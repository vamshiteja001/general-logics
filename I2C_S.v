==> flow/design.v <==
`timescale 1ns / 1ps
module I2C_S (
    input  clk,
    input  reset,
    inout  sda,
    input  scl,
    output  [7:0] data_out,
    output data_ready
);
        localparam  IDLE =10,
                    ADDRESS =11,
                    READ=12,
                    WRITE=13,
                    ACK=14;
    reg [4:0] state= IDLE; reg [4:0] next_state;
    reg [7:0] data;
    reg [3:0] bit_count;
    reg[7:0] data_out_r;
    reg data_ready_r;
    reg sda_r;
    assign data_out = data_out_r;
    assign data_ready= data_ready_r;
    assign sda = sda_r;
    always @(posedge clk or posedge reset) begin
        if (reset) begin
            state <= IDLE;
            data_ready_r <= 0;
        end else begin
            state <= next_state;
        end
    end
    always @(*) begin
        case (state)
            IDLE: begin
                if (scl && !sda) next_state = ADDRESS;  
                else next_state = IDLE;
            end
            ADDRESS: begin
                if (bit_count == 8) next_state = ACK;
                else next_state = ADDRESS;
            end
            READ: begin
                if (bit_count == 8) next_state = ACK;
                else next_state = READ;
            end
            WRITE: begin
                if (bit_count == 8) next_state = ACK;
                else next_state = WRITE;
            end
            ACK: begin
                next_state = IDLE;
            end
            default: next_state = IDLE;
        endcase
    end
    always @(posedge clk or posedge reset) begin
        if (reset) begin
            data_ready_r <= 0;
            bit_count <= 0;
        end else begin
            case (state)
                IDLE: begin
                    data_ready_r <= 0;
                end
                ADDRESS: begin
                    if (scl) begin
                        data[7 - bit_count] <= sda;
                        bit_count <= bit_count + 1;
                    end
                end
                READ: begin
                    if (scl) begin
                        data[7 - bit_count] <= sda;
                        bit_count <= bit_count + 1;
                    end
                end
                WRITE: begin
                    if (scl) begin
                        sda_r <= data[7 - bit_count];
                        bit_count <= bit_count + 1;
                    end
                end
                ACK: begin
                    data_out_r <= data;
                    data_ready_r <= 1;
                end
            endcase
        end
    end
endmodule
---- Reports on I2C_S ----
Tool output for the design above, in the order of the flow.
Lines are those of the file above, counted from 1.
Cell names lack the library's common part.
Not given: n/a
inputs
  top module .............................. I2C_S
  clock input ............................. clk
  cell library ............................ sky130hd
  library corner .......................... tt_025C_1v80

---- Word-level counts ----
Counts by Yosys on the flattened word-level netlist (proc, flatten, opt, wreduce; memories kept). Register bits leave out memories and registers merged into their read ports (data or address). Print and check cells are left out.
word-level totals
  input port bits ......................... 3
  cells after elaboration ................. 42
  register bits after elaboration ......... 25
operators by class
  shift-type cells ........................ 3
  bitwise gates (word level) .............. 4
  reductions and logical operators ........ 10
  multiplexer cells ....................... 9
  eq/ne operators ......................... 8
  $add $sub $neg .......................... 3
operators with widths
  kind                                                              count
  1-bit by 33-bit variable shift with 8-bit output                  1
  1-bit by 33-bit variable shift with 8-bit output with constant A  1
  32-bit negator with 33-bit output                                 1
  4-bit equality test with constant B                               6
  8-bit two-way mux                                                 2
  3-bit case mux with 4-bit select                                  1
  8-bit by 5-bit indexed select with 1-bit output                   1
  8-bit bitwise AND                                                 1
  8-bit OR                                                          1
  8-bit inverter                                                    1
  4-bit two-way mux                                                 2
  3-bit AND reduction                                               2
  3-bit by 4-bit subtractor with 5-bit output with constant A       1
  2-bit by 1-bit inequality test with 1-bit output with constant B  2
  2-bit AND reduction                                               2
  4-bit by 1-bit adder with 4-bit output with constant B            1
  2-bit two-way mux                                                 2
  3-bit nonzero test                                                1
  3-bit OR reduction                                                1
  3-bit two-way mux                                                 1
  2-bit nonzero test                                                1
  2-bit OR reduction                                                1
  1-bit logical AND                                                 1
  1-bit inverter                                                    1
  1-bit zero test                                                   1
  1-bit two-way mux                                                 1

---- Depth ----
Depth = most cells in a row (Yosys ltp): at word level without a register or memory, in the mapped netlist without a sequential cell, where the memories' decode and read muxes count.
depth
  depth in word-level cells ............... 8
  ABC_AREA ................................ 0
  gate-level depth with buffers ........... 8

---- Synthesis result ----
Source: synth_stat.txt of the flow (Yosys; design flattened, memories mapped). It holds for the ABC_AREA given above (unset counts as 0); a run with the other value may have another netlist.
Totals and module areas in this step are rounded.
synthesis totals
  cells in the netlist .................... 105
  sequential area ......................... 687 um2
  flip-flop cells ......................... 24
  synthesis area .......................... 1,260 um2
cells by type
  cell type  count  area in all (um2)
  edfxtp_1   17     510.49
  dfrtp_1    6      150.144
  ha_1       7      87.584
  mux2_1     6      67.565
  mux4_2     2      45.043
  o21ai_1    7      35.034
  nand2b_1   5      31.28
  inv_1      8      30.029
  nand3_1    6      30.029
  dfstp_2    1      26.275
  nand2_1    7      26.275
  nor2_1     7      26.275
  xnor2_1    2      17.517
  xor2_1     2      17.517
  nand3b_1   2      15.014
  nand4_1    2      12.512
  nor4_2     1      12.512
  or4_4      1      11.261
Not listed: further types 14, cells in them 16.

---- Path before layout ----
Source: OpenSTA report_checks on the synthesized netlist (no wires, ideal clock, input and output delay 20% of the period each), path of least setup slack; recovery checks are left aside. Register names are those of the netlist, which keeps one name where synthesis merged equal registers.
timing post-synthesis
  kind .................................... register to register
  start ................................... register bit_count[1]
  end ..................................... register data[0]
  delay of the path ....................... 2.317 ns
  setup slack ............................. 1.493 ns
  path buffers ............................ 0
  period .................................. 3.81 ns
  stages on the path ...................... 8
  arrival ................................. 2.055 ns
  data required time ...................... 3.548 ns
  period reached after synthesis .......... 2.317 ns
"delay of the path" = arrival - input delay + setup time.
"stages on the path" counts driving pins, that of a launching flip-flop among them; a cell with two outputs on the path counts twice.
"period reached after synthesis" is the clock period less the worst setup slack; recovery checks do not enter. This is arithmetic on one report: input and output delays are still those of the set period (20% each).
The rows between start and end are the longest chain of elaborated cells between them; the timing report does not say that the signal goes this way. Where chains are equally long, one stands for them.
Each line given opens the expression or statement behind the cell; cells for indexed reads and writes are added by Yosys, which also makes memories of some case tables.
At most two assigning lines are given for a register; there are more.
Lines with a computed index may be missing from the assigning lines.
on the way, post-synthesis
  cell sequence ........................... dfrtp_1 > ha_1 > nand3_1 > ha_1 > nand2_1 > or4_4 > nor4_2 > mux2_1
  length of the longest elaborated chain .. 8
  elaborated cells between the ends (all ways) .. 9
  those cells by class .................... add/sub (2); shift (2); mux (2); logic (3)
ends and longest elaborated chain, post-synthesis
  item                                              RTL line  text
  start: declaration                                17        reg [3:0] bit_count;
  start: assignment                                 68        bit_count <= bit_count + 1;
  start: assignment                                 74        bit_count <= bit_count + 1;
  3-bit by 4-bit subtractor with 5-bit output       67        data[7 - bit_count] <= sda;
  32-bit negator with 33-bit output                 67
  1-bit by 33-bit variable shift with 8-bit output  67
  8-bit inverter                                    67
  8-bit bitwise AND                                 67
  8-bit OR                                          67
  8-bit two-way mux                                 66        if (scl) begin
  8-bit two-way mux                                 61        case (state)
  end: declaration                                  16        reg [7:0] data;

---- Timing after layout ----
Path of least setup slack in the final report of run 1 (OpenROAD, finished layout, wires in). Where an end is a register, its clock arrival counts in the times.
timing after layout
  kind .................................... register to register
  start ................................... register bit_count[0]
  end ..................................... register data[4]
  data required time ...................... 2.22 ns
  stages on the path ...................... 8
  arrival ................................. 2.30 ns
  setup slack ............................. -0.08 ns
  path buffers ............................ 0
  period .................................. 2.14 ns
The rows between start and end are the longest chain of elaborated cells between them; the timing report does not say that the signal goes this way. Where chains are equally long, one stands for them.
At most two assigning lines are given for a register; there are more.
Lines with a computed index may be missing from the assigning lines.
on the way, after layout
  cell sequence ........................... dfrtp_2 > ha_4 > nand3_4 > ha_4 > nor4bb_4 > nand4_1 > nor2_1 > mux2_1
  length of the longest elaborated chain .. 8
  elaborated cells between the ends (all ways) .. 9
  those cells by class .................... add/sub (2); shift (2); mux (2); logic (3)
ends and longest elaborated chain, after layout
  item                                              RTL line  text
  start: declaration                                17        reg [3:0] bit_count;
  start: assignment                                 68        bit_count <= bit_count + 1;
  start: assignment                                 74        bit_count <= bit_count + 1;
  3-bit by 4-bit subtractor with 5-bit output       67        data[7 - bit_count] <= sda;
  32-bit negator with 33-bit output                 67
  1-bit by 33-bit variable shift with 8-bit output  67
  8-bit inverter                                    67
  8-bit bitwise AND                                 67
  8-bit OR                                          67
  8-bit two-way mux                                 66        if (scl) begin
  8-bit two-way mux                                 61        case (state)
  end: declaration                                  16        reg [7:0] data;

--- measured runs ---
Top module I2C_S; platform sky130hd; tools Yosys and OpenROAD; 2 stored runs in no particular order. Input and output delays are each 20% of the period that was set; the output load is 0.01 pF.
By "period reached" is meant the clock period of the run minus its worst setup slack. This is arithmetic on one report: input and output delays are still those of the set period (20% each).
"time on the worst setup path": the worst setup path's part of the clock period (all of it between registers, 20% less for each end at a port) less its slack. A launch clock that arrives late makes it longer, a capture clock that arrives late makes it shorter.
"power consumption" rests on the timing tool's default activity at the inputs, not on a simulated workload.
The results are shown rounded.

======== run 1 ========
==> flow/run.sh <==
#!/bin/bash
# the make line also repeats the synthesis and layout settings of config.mk as NAME=value (left out here)
make -C /OpenROAD-flow-scripts/flow DESIGN_CONFIG=/design/flow/config.mk WORK_HOME=/design/flow/orfs CLKGATE_MAP_FILE= finish
==> flow/config.mk <==
export PLATFORM = sky130hd
export DESIGN_NAME = I2C_S
export DESIGN_NICKNAME = I2C_S
export VERILOG_FILES = /design/flow/design.v
export SDC_FILE = /design/flow/constraint.sdc
export NUM_CORES = 4
export LEC_CHECK = 0
export CAP_MARGIN = 20
export CORE_MARGIN = 2
export CORE_UTILIZATION = 40
export SLEW_MARGIN = 20
==> flow/constraint.sdc <==
create_clock -name core_clock -period 2.14 [get_ports {clk}]
set_input_delay 0.4280 -clock core_clock [delete_from_list [all_inputs] [get_ports {clk}]]
set_output_delay 0.4280 -clock core_clock [all_outputs]
set_load 0.01 [all_outputs]

-------- measured, run 1 --------
  setup TNS ............................... -0.224 ns
  worst setup slack after layout .......... -0.081 ns
  netlist area reported by Yosys .......... 1,260 um2
  standard-cell area of the final layout .. 1,680 um2
  power consumption ....................... 2.11 mW
  die footprint ........................... 3,620 um2
  period reached .......................... 2.221 ns
  time on the worst setup path ............ 2.22 ns
  worst setup path type ................... register to register

======== run 2 ========
==> flow/run.sh <==
#!/bin/bash
# the make line also repeats the synthesis and layout settings of config.mk as NAME=value (left out here)
make -C /OpenROAD-flow-scripts/flow DESIGN_CONFIG=/design/flow/config.mk WORK_HOME=/design/flow/orfs CLKGATE_MAP_FILE= finish
==> flow/config.mk <==
export PLATFORM = sky130hd
export DESIGN_NAME = I2C_S
export DESIGN_NICKNAME = I2C_S
export VERILOG_FILES = /design/flow/design.v
export SDC_FILE = /design/flow/constraint.sdc
export NUM_CORES = 4
export LEC_CHECK = 0
export CAP_MARGIN = 20
export CORE_ASPECT_RATIO = 0.71
export CORE_MARGIN = 2
export CORE_UTILIZATION = 42
export CTS_CLUSTER_DIAMETER = 367
export CTS_CLUSTER_SIZE = 55
export GPL_TIMING_DRIVEN = 0
export MIN_ROUTING_LAYER = met1
export PLACE_DENSITY = 0.88
export SETUP_SLACK_MARGIN = -0.05
export SLEW_MARGIN = 20
export TNS_END_PERCENT = 35
==> flow/constraint.sdc <==
create_clock -name core_clock -period 1.57 [get_ports {clk}]
set_input_delay 0.3140 -clock core_clock [delete_from_list [all_inputs] [get_ports {clk}]]
set_output_delay 0.3140 -clock core_clock [all_outputs]
set_load 0.01 [all_outputs]

-------- measured, run 2 --------
  setup TNS ............................... -4.39 ns
  worst setup slack after layout .......... -0.711 ns
  netlist area reported by Yosys .......... 1,260 um2
  standard-cell area of the final layout .. 1,690 um2
  power consumption ....................... 3.10 mW
  die footprint ........................... 3,470 um2
  period reached .......................... 2.281 ns
  time on the worst setup path ............ 2.28 ns
  worst setup path type ................... register to register
--- end ---
