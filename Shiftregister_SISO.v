==> flow/design.v <==
`timescale 1ns / 1ps
module SISO_ShiftRegsiter #(
WIDTH =32
    )
    (output Q,output TR, input data,input DIR,input clk,
    input rst);
    reg [WIDTH-1:0]Q_BUFF= 0;
    reg Q_R=0;
    assign  Q= Q_R;
    assign TR=TR_R;
    reg TX_R;reg TR_R;
    reg [WIDTH-1:0]COUNTER =0;
    always@(posedge clk)
    if (rst) Q_BUFF<=0;
    else begin  
    if(DIR) begin
        Q_BUFF = {Q_BUFF[WIDTH-2:0],data};
        TX_R <=1;
    end
    else if (!DIR) begin 
    Q_BUFF <= {data,Q_BUFF[WIDTH-1:1]};
    TX_R<=1;
    end
    if(TX_R)
    begin
    if(COUNTER<WIDTH) begin 
    Q_R = Q_BUFF[COUNTER]; 
    COUNTER=COUNTER+1; 
    TR_R=1;
    end
    else begin
    COUNTER=0;
    TX_R=0;
    TR_R<=0;
    end
    end
     end
endmodule
Step by step through the tools: SISO_ShiftRegsiter
The steps from the RTL of SISO_ShiftRegsiter to its reports follow in flow order.
Line numbers count from 1 in the design file above.
Cell names lack the library's common part.
{"block": "setup", "design": "SISO_ShiftRegsiter", "clock_port": "clk", "library": "sky130hd", "corner": "tt_025C_1v80"}

Word level
Counts by Yosys on the flattened word-level netlist (proc, flatten, opt, wreduce; memories kept). Register bits leave out memories and registers merged into their read ports (data or address); mux counts leave out enables and synchronous resets folded into registers. Print and check cells are left out. Cells with the same type and inputs are merged into one.
{"block": "op_classes", "addsub": 1, "compare": 1, "shift": 1, "muxes": 3, "n_logic": 1, "n_reduce_logical": 2}
{"block": "ops", "cell": "32-bit 2-to-1 mux", "count": 2}
{"block": "ops", "cell": "32-bit by 1-bit adder with 32-bit output with constant B", "count": 1}
{"block": "ops", "cell": "32-bit by 32-bit variable part select with 1-bit output", "count": 1}
{"block": "ops", "cell": "32-bit by 6-bit less-than comparator with 1-bit output with constant B", "count": 1}
{"block": "ops", "cell": "3-bit AND reduction", "count": 1}
{"block": "ops", "cell": "2-bit AND reduction", "count": 1}
{"block": "ops", "cell": "1-bit NOT", "count": 1}
{"block": "ops", "cell": "1-bit 2-to-1 mux", "count": 1}
{"block": "word_totals", "reg_bits": 67, "output_inout_bits": 2}

Logic depth
Longest topological path by Yosys (ltp), each cell counted once; first at word level (registers and memories cut), then after technology mapping (sequential cells cut; the memories' decode and read muxes count).
{"block": "depth", "ltp_word": 3, "ABC_AREA": 0, "mapped_depth": 7}

Synthesis result
The flow's flattened synthesis, as Yosys stat reports it; memories are mapped. The netlist is that of the ABC_AREA named above (0 if unset); the other value can give another one.
Totals and module areas in this step are rounded.
{"block": "by_type", "cell_type": "edfxtp_1", "count": 35, "area_total_um2": 1.05E+03}
{"block": "by_type", "cell_type": "dfxtp_1", "count": 32, "area_total_um2": 640.614}
{"block": "by_type", "cell_type": "mux2i_1", "count": 44, "area_total_um2": 440.422}
{"block": "by_type", "cell_type": "nor2_1", "count": 41, "area_total_um2": 153.898}
{"block": "by_type", "cell_type": "mux4_2", "count": 6, "area_total_um2": 135.13}
{"block": "by_type", "cell_type": "mux4_1", "count": 5, "area_total_um2": 131.376}
{"block": "by_type", "cell_type": "nor4_1", "count": 7, "area_total_um2": 43.792}
{"block": "by_type", "cell_type": "a211oi_1", "count": 4, "area_total_um2": 30.029}
{"block": "by_type", "cell_type": "buf_2", "count": 6, "area_total_um2": 30.029}
{"block": "by_type", "cell_type": "xnor2_1", "count": 3, "area_total_um2": 26.275}
{"block": "by_type", "cell_type": "clkbuf_1", "count": 5, "area_total_um2": 18.768}
{"block": "by_type", "cell_type": "a21oi_1", "count": 3, "area_total_um2": 15.014}
{"block": "by_type", "cell_type": "buf_4", "count": 2, "area_total_um2": 15.014}
{"block": "by_type", "cell_type": "inv_1", "count": 4, "area_total_um2": 15.014}
{"block": "by_type", "cell_type": "nand3_1", "count": 3, "area_total_um2": 15.014}
{"block": "by_type", "cell_type": "nand3b_1", "count": 2, "area_total_um2": 15.014}
{"block": "by_type", "cell_type": "nor3_1", "count": 3, "area_total_um2": 15.014}
{"block": "by_type", "cell_type": "a211oi_2", "count": 1, "area_total_um2": 12.512}
Not listed: further types 18, cells in them 22.
{"block": "synth_totals", "cells": 228, "synth_area_um2": 2955, "seqArea_um2": 1692, "ffs": 67, "buffers": 15}

Worst setup path after synthesis
Path of least setup slack by OpenSTA after synthesis, without wires, with an ideal clock, recovery checks aside; 20% of the period is set as input and as output delay. Where synthesis merged equal registers, the netlist keeps one of their names.
{"block": "synth_path", "path_kind": "input to register", "start": "input port rst", "end": "register COUNTER[0]", "tclk_ns": 2.95, "input_delay_ns": 0.590, "setup_ns": 0.423, "t_first_pin_ns": 0.590, "arrival_time_ns": 2.371, "t_required_ns": 2.527, "slack_ns": 0.156, "path_delay_ns": 2.204, "driving_pins": 3, "period_less_setup_slack_ns": 2.794}
"path_delay_ns" is the arrival time less input delay plus setup time.
"driving_pins": output pins that drive a net of the path, with the launching flip-flop's if there is one; two outputs of one cell count as two.
"period_less_setup_slack_ns" = period - worst setup slack (recovery checks aside). The figure is calculated, with input and output delays left at 20% of the set period.
The rows between start and end are the longest chain of elaborated cells between them; the timing report does not say that the signal goes this way. Where chains are equally long, one stands for them.
Each line given opens the expression or statement behind the cell; cells for indexed reads and writes are added by Yosys, which also makes memories of some case tables.
{"block": "synth_between", "path_cell_list": "clkbuf_1 > clkbuf_1 > nor2_1", "elab_chain_len": 2, "cone_cells": 2, "cone_lines": 0, "cone_classes": "logic (1); reduce/logical (1)"}
{"block": "synth_rtl", "element": "start, declared", "line_no": 6, "text": "input rst);"}
{"block": "synth_rtl", "element": "1-bit NOT"}
{"block": "synth_rtl", "element": "2-bit AND reduction"}
{"block": "synth_rtl", "element": "end, assigned", "line_no": 28, "text": "COUNTER=COUNTER+1;"}
{"block": "synth_rtl", "element": "end, assigned", "line_no": 32, "text": "COUNTER=0;"}
{"block": "synth_rtl", "element": "end, declared", "line_no": 12, "text": "reg [WIDTH-1:0]COUNTER =0;"}

Path in the finished layout
Path of least setup slack in the final report of run A (OpenROAD, finished layout, wires in). Where an end is a register, its clock arrival counts in the times.
{"block": "layout_path", "path_kind": "register to register", "start": "register COUNTER[0]", "end": "register Q_R", "tclk_ns": 3.38, "setup_ns": 0.26, "t_first_pin_ns": 0.33, "arrival_time_ns": 2.44, "t_required_ns": 3.45, "slack_ns": 1.01, "driving_pins": 7}
The rows between start and end are the longest chain of elaborated cells between them; the timing report does not say that the signal goes this way. Where chains are equally long, one stands for them.
The path ends at the data pin of a flip-flop with enable; ways to the enable are not counted.
{"block": "layout_between", "path_cell_list": "edfxtp_1 > buf_6 > mux4_1 > mux2i_1 > o21ai_0 > a211oi_1 > a211oi_2", "elab_chain_len": 1, "cone_cells": 1, "cone_lines": 1, "cone_classes": "shift (1)"}
{"block": "layout_rtl", "element": "start, declared", "line_no": 12, "text": "reg [WIDTH-1:0]COUNTER =0;"}
{"block": "layout_rtl", "element": "start, assigned", "line_no": 28, "text": "COUNTER=COUNTER+1;"}
{"block": "layout_rtl", "element": "start, assigned", "line_no": 32, "text": "COUNTER=0;"}
{"block": "layout_rtl", "element": "32-bit by 32-bit variable part select with 1-bit output", "line_no": 27, "text": "Q_R = Q_BUFF[COUNTER];"}
{"block": "layout_rtl", "element": "end, assigned", "line_no": 27}
{"block": "layout_rtl", "element": "end, declared", "line_no": 8, "text": "reg Q_R=0;"}

==> runs of SISO_ShiftRegsiter <==
2 stored runs of SISO_ShiftRegsiter in the flow (synthesis by Yosys, layout by OpenROAD, sky130hd cells), in arbitrary order. Constraints: input delay and output delay 20% of the set period each, output load 0.01 pF.
"achieved_clock_period_ns" means the clock period less the worst setup slack. The figure is calculated, with input and output delays left at 20% of the set period.
"worst_path_time_ns": the worst setup path's part of the clock period (all of it between registers, 20% less for each end at a port) less its slack. A launch clock that arrives late makes it longer, a capture clock that arrives late makes it shorter.
"totalPower_mw" rests on the timing tool's default activity at the inputs, not on a simulated workload.
Values from the reports are rounded here.

{"run": "run A", "settings": { "period_ns": 3.38, "CORE_UTILIZATION": 49, "SETUP_SLACK_MARGIN": 0.59, "PLACE_DENSITY_LB_ADDON": 0.07, "CELL_PAD_IN_SITES_DETAIL_PLACEMENT": 0, "ABC_AREA": 0, "CTS_CLUSTER_DIAMETER": 124, "CAP_MARGIN": 30, "SLEW_MARGIN": 35, "CORE_MARGIN": 2 }, "results": { "synth_chip_area_um2": 2955, "design.die.area_um2": 6668, "layout_stdcell_area_um2": 3405, "timing.setup.ws_ns": 1.009, "fin_tns_ns": 0.000, "hold_worst_slack_ns": 0.514, "totalPower_mw": 1.742, "achieved_clock_period_ns": 2.371, "worst_path_time_ns": 2.37, "timing.worst_path_kind": "register to register" }}
{"run": "run B", "settings": { "period_ns": 2.61, "CORE_UTILIZATION": 31, "PLACE_DENSITY": 0.48, "CORE_ASPECT_RATIO": 0.6, "CORE_MARGIN": 9, "CELL_PAD_IN_SITES_DETAIL_PLACEMENT": 1, "ABC_AREA": 0, "GPL_TIMING_DRIVEN": 1, "GPL_ROUTABILITY_DRIVEN": 1, "CTS_CLUSTER_DIAMETER": 45, "CAP_MARGIN": 20, "SLEW_MARGIN": 20 }, "results": { "synth_chip_area_um2": 2955, "design.die.area_um2": 13490, "layout_stdcell_area_um2": 3547, "timing.setup.ws_ns": 0.504, "fin_tns_ns": 0.000, "hold_worst_slack_ns": 0.524, "totalPower_mw": 2.326, "achieved_clock_period_ns": 2.106, "worst_path_time_ns": 2.11, "timing.worst_path_kind": "register to register" }}
