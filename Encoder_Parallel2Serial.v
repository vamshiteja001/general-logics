==> flow/design.v <==
`timescale 1ns / 1ps
module PISO_Encoder#(WIDTH=32)(
 output Q,
 input [WIDTH-1:0] parallel_Inp,
 output DT,  
 input  clk,        
 input reset,      
    input Trigger
);
reg [WIDTH-1:0] BUFFER =0;
reg Q_R;
reg DT_T;
reg process_done =0;
reg [WIDTH:0] COUNTER=0;
assign Q= Q_R;
assign DT=DT_T;
always @(posedge clk or posedge reset) begin
    if (reset) begin
        Q_R <= 8'b0;  
        BUFFER <= 0;
    end else begin
    BUFFER <=parallel_Inp;
    if(DT_T && COUNTER<WIDTH) begin 
        process_done <=1'b0;
        Q_R <= BUFFER[COUNTER]; 
        COUNTER<= COUNTER+1;
        end  
    else if (DT_T && COUNTER>=WIDTH) begin COUNTER = 0; process_done=1'b1;  end
    end
end
always@(posedge clk or posedge Trigger)
if (Trigger) DT_T=1;
else if (process_done) DT_T=0;
endmodule
# Reports on PISO_Encoder
# The steps from the RTL of PISO_Encoder to its reports follow in flow order.
# Line numbers count from 1 in the design file above.
# Operators: Yosys type, input widths -> output width; for muxes data width and select width s.
# A cell with -- has no value.
[setup]
top_module = "PISO_Encoder"
clock = "clk"
lib = "sky130hd"
lib_corner = "tt_025C_1v80"

# Word-level counts
# Source: Yosys, flattened and elaborated, memories not mapped. Widths are those after wreduce. Registers that Yosys merges into a memory's read port (data or address) are not register bits. Print and check cells do not count. Equal cells are merged and count once.
[word_totals]
ff_bits = 68
latch_bits = 0
ramBits = 0
romBits = 0
clocked_rd_ports_x_width = 0
mem_count = 0
inputBits = 35
out_inout_bits = 2
[classes]
n_addsub = 1
mul = 0
div_mod_pow = 0
n_cmp = 2
eq_ne = 0
n_shift = 1
mux = 3
n_logic = 1
reduce_and_logical = 4
[ops]
columns = ["cell", "count"]
rows = [
  ["$mux 33", 2],
  ["$shiftx 32x33->1", 1],
  ["$add 33x1->33 const B", 1],
  ["$ge 33x6->1 const B", 1],
  ["$lt 33x6->1 const B", 1],
  ["$logic_and 1x1->1", 2],
  ["$reduce_and 2->1", 1],
  ["$reduce_bool 2->1", 1],
  ["$not 1->1", 1],
  ["$mux 1", 1],
]

# Longest topological paths
# Longest topological path by Yosys (ltp), each cell counted once; first at word level (registers and memories cut), then after technology mapping (sequential cells cut; the memories' decode and read muxes count).
[logic_depth]
word_depth = 4
abc_area = 0
ltp_mapped = 6

# After synthesis
# The flow's flattened synthesis, as Yosys stat reports it; memories are mapped. The netlist is that of the ABC_AREA named above (0 if unset); the other value can give another one.
# Totals and module areas in this step are rounded.
[by_type]
columns = ["type", "count", "area_total_um2"]
rows = [
  ["sky130_fd_sc_hd__edfxtp_1", 34, 1.02E+03],
  ["sky130_fd_sc_hd__dfrtp_1", 33, 825.792],
  ["sky130_fd_sc_hd__mux4_1", 5, 131.376],
  ["sky130_fd_sc_hd__mux2i_1", 6, 60.058],
  ["sky130_fd_sc_hd__nor2_1", 8, 30.029],
  ["sky130_fd_sc_hd__clkbuf_8", 2, 27.526],
  ["sky130_fd_sc_hd__dfstp_2", 1, 26.275],
  ["sky130_fd_sc_hd__xnor2_1", 3, 26.275],
  ["sky130_fd_sc_hd__nor2b_1", 4, 25.024],
  ["sky130_fd_sc_hd__nor4_1", 4, 25.024],
  ["sky130_fd_sc_hd__inv_1", 5, 18.768],
  ["sky130_fd_sc_hd__a311oi_1", 2, 17.517],
  ["sky130_fd_sc_hd__a221oi_2", 1, 15.014],
  ["sky130_fd_sc_hd__ha_1", 1, 12.512],
  ["sky130_fd_sc_hd__nand4_1", 2, 12.512],
  ["sky130_fd_sc_hd__nand4_2", 1, 12.512],
  ["sky130_fd_sc_hd__buf_6", 1, 11.261],
  ["sky130_fd_sc_hd__a21oi_1", 2, 10.01],
]
# Not listed: further types 15, cells in them 16.
[mapped]
cells = 131
synth_area_um2 = 2424
seqArea_um2 = 1873
flip_flops = 68
buffers = 4

# Worst setup path after synthesis
# Source: OpenSTA report_checks on the synthesized netlist (no wires, ideal clock, input and output delay 20% of the period each), path of least setup slack; recovery checks are left aside. Register names are those of the netlist, which keeps one name where synthesis merged equal registers.
[synth_path]
path_type = "register -> register"
from = "register DT_T"
to = "register COUNTER[0]"
clock_period_ps = 2640
setup_ps = 430
launch_ps = 0
arrival_ps = 2115
slack_ps = 96
delay_ps = 2545
path_stages = 2
n_path_buf = 0
period_less_setup_slack_ps = 2544
# "delay_ps" is the arrival time less input delay plus setup time.
# "path_stages" counts driving pins, that of a launching flip-flop among them; a cell with two outputs on the path counts twice.
# "period_less_setup_slack_ps" = period - worst setup slack (recovery checks aside). The figure is calculated, with input and output delays left at 20% of the set period.
# The rows between start and end are the longest chain of elaborated cells between them; the timing report does not say that the signal goes this way. Where chains are equally long, one stands for them.
# Each line given opens the expression or statement behind the cell; cells for indexed reads and writes are added by Yosys, which also makes memories of some case tables.
# Only ways into the end's enable, where the timed path ends, are counted here.
[synth_between]
cell_sequence = "sky130_fd_sc_hd__dfstp_2 -> sky130_fd_sc_hd__nor2b_1"
elab_chain_cells = 3
cells_between = 4
[synth_rtl]
columns = ["element", "line", "rtl"]
rows = [
  ["start, declared", 12, "reg DT_T;"],
  ["start, assigned", 32, "if (Trigger) DT_T=1;"],
  ["start, assigned", 33, "else if (process_done) DT_T=0;"],
  ["$logic_and 1x1->1", 23, "if(DT_T && COUNTER<WIDTH) begin"],
  ["$reduce_bool 2->1", "--", ""],
  ["$reduce_and 2->1", "--", ""],
  ["end, assigned", 26, "COUNTER<= COUNTER+1;"],
  ["end, assigned", 28, "else if (DT_T && COUNTER>=WIDTH) begin COUNTER = 0; process_done=1'b1;  end"],
  ["end, declared", 14, "reg [WIDTH:0] COUNTER=0;"],
]

# Timing after layout
# From the final timing report of record 1: the path of least setup slack in the routed layout; clock arrival at registers is part of the times.
# The report prints the path's times to 10 ps; the period is as set.
[layout_path]
path_type = "register -> output"
from = "register DT_T"
to = "output DT"
clock_period_ps = 2720
output_delay_ps = 540
launch_ps = 330
arrival_ps = 1420
slack_ps = 760
path_stages = 2
n_path_buf = 1
[layout_between]
cell_sequence = "sky130_fd_sc_hd__dfstp_2 -> sky130_fd_sc_hd__clkdlybuf4s50_1"
elab_chain_cells = 0
cells_between = 0
[layout_rtl]
columns = ["element", "line", "rtl"]
rows = [
  ["start, declared", 12, "reg DT_T;"],
  ["start, assigned", 32, "if (Trigger) DT_T=1;"],
  ["start, assigned", 33, "else if (process_done) DT_T=0;"],
  ["end, declared", 5, "output DT,"],
]

# Design PISO_Encoder on sky130hd. What follows are 2 stored runs of the flow, each under its own settings; their order means nothing. The constraints put input and output delay at 20% of the set period each and load the outputs with 0.01 pF.
# "timing.achieved_period_ps" = clock period - worst setup slack. The figure is calculated, with input and output delays left at 20% of the set period.
# By "critical_path_time_ps" is meant the share of the clock period that the worst setup path is allowed (20% is reserved at inputs, 20% at outputs), minus its slack. Clock arrival times at its registers enter into it.
# "fin_power_uw": no workload was simulated; the value follows from the tool's default switching activity.
# "critical_path_time_ps" is known to 10 ps.
# The measured numbers are rounded.

[[run]]
name = "record 1"
[run.settings]
period_ns = 2.72
CAP_MARGIN = 20
CORE_MARGIN = 2
CORE_UTILIZATION = 40
SLEW_MARGIN = 20
[run.results]
timing.achieved_period_ps = 1959
yosys.chip_area_um2 = 2424
final_util_pct = 53.2
total_die_area_um2 = 6698
fin_power_uw = 1907
worstSetupSlack_ps = 761
critical_path_time_ps = 1420
worst_setup_path_type = "register -> output"
tns_setup_ps = 0
post_route_stdcell_area_um2 = 3129

[[run]]
name = "record 2"
[run.settings]
period_ns = 1.53
CORE_UTILIZATION = 32
SETUP_SLACK_MARGIN = 0.38
CORE_MARGIN = 3
TNS_END_PERCENT = 10
SLEW_MARGIN = 20
MAX_ROUTING_LAYER = "met4"
CAP_MARGIN = 20
[run.results]
total_die_area_um2 = 8654
yosys.chip_area_um2 = 2424
critical_path_time_ps = 1690
worst_setup_path_type = "register -> register"
final_util_pct = 46.2
worstSetupSlack_ps = -155
tns_setup_ps = -781
timing.achieved_period_ps = 1685
fin_power_uw = 3510
post_route_stdcell_area_um2 = 3367
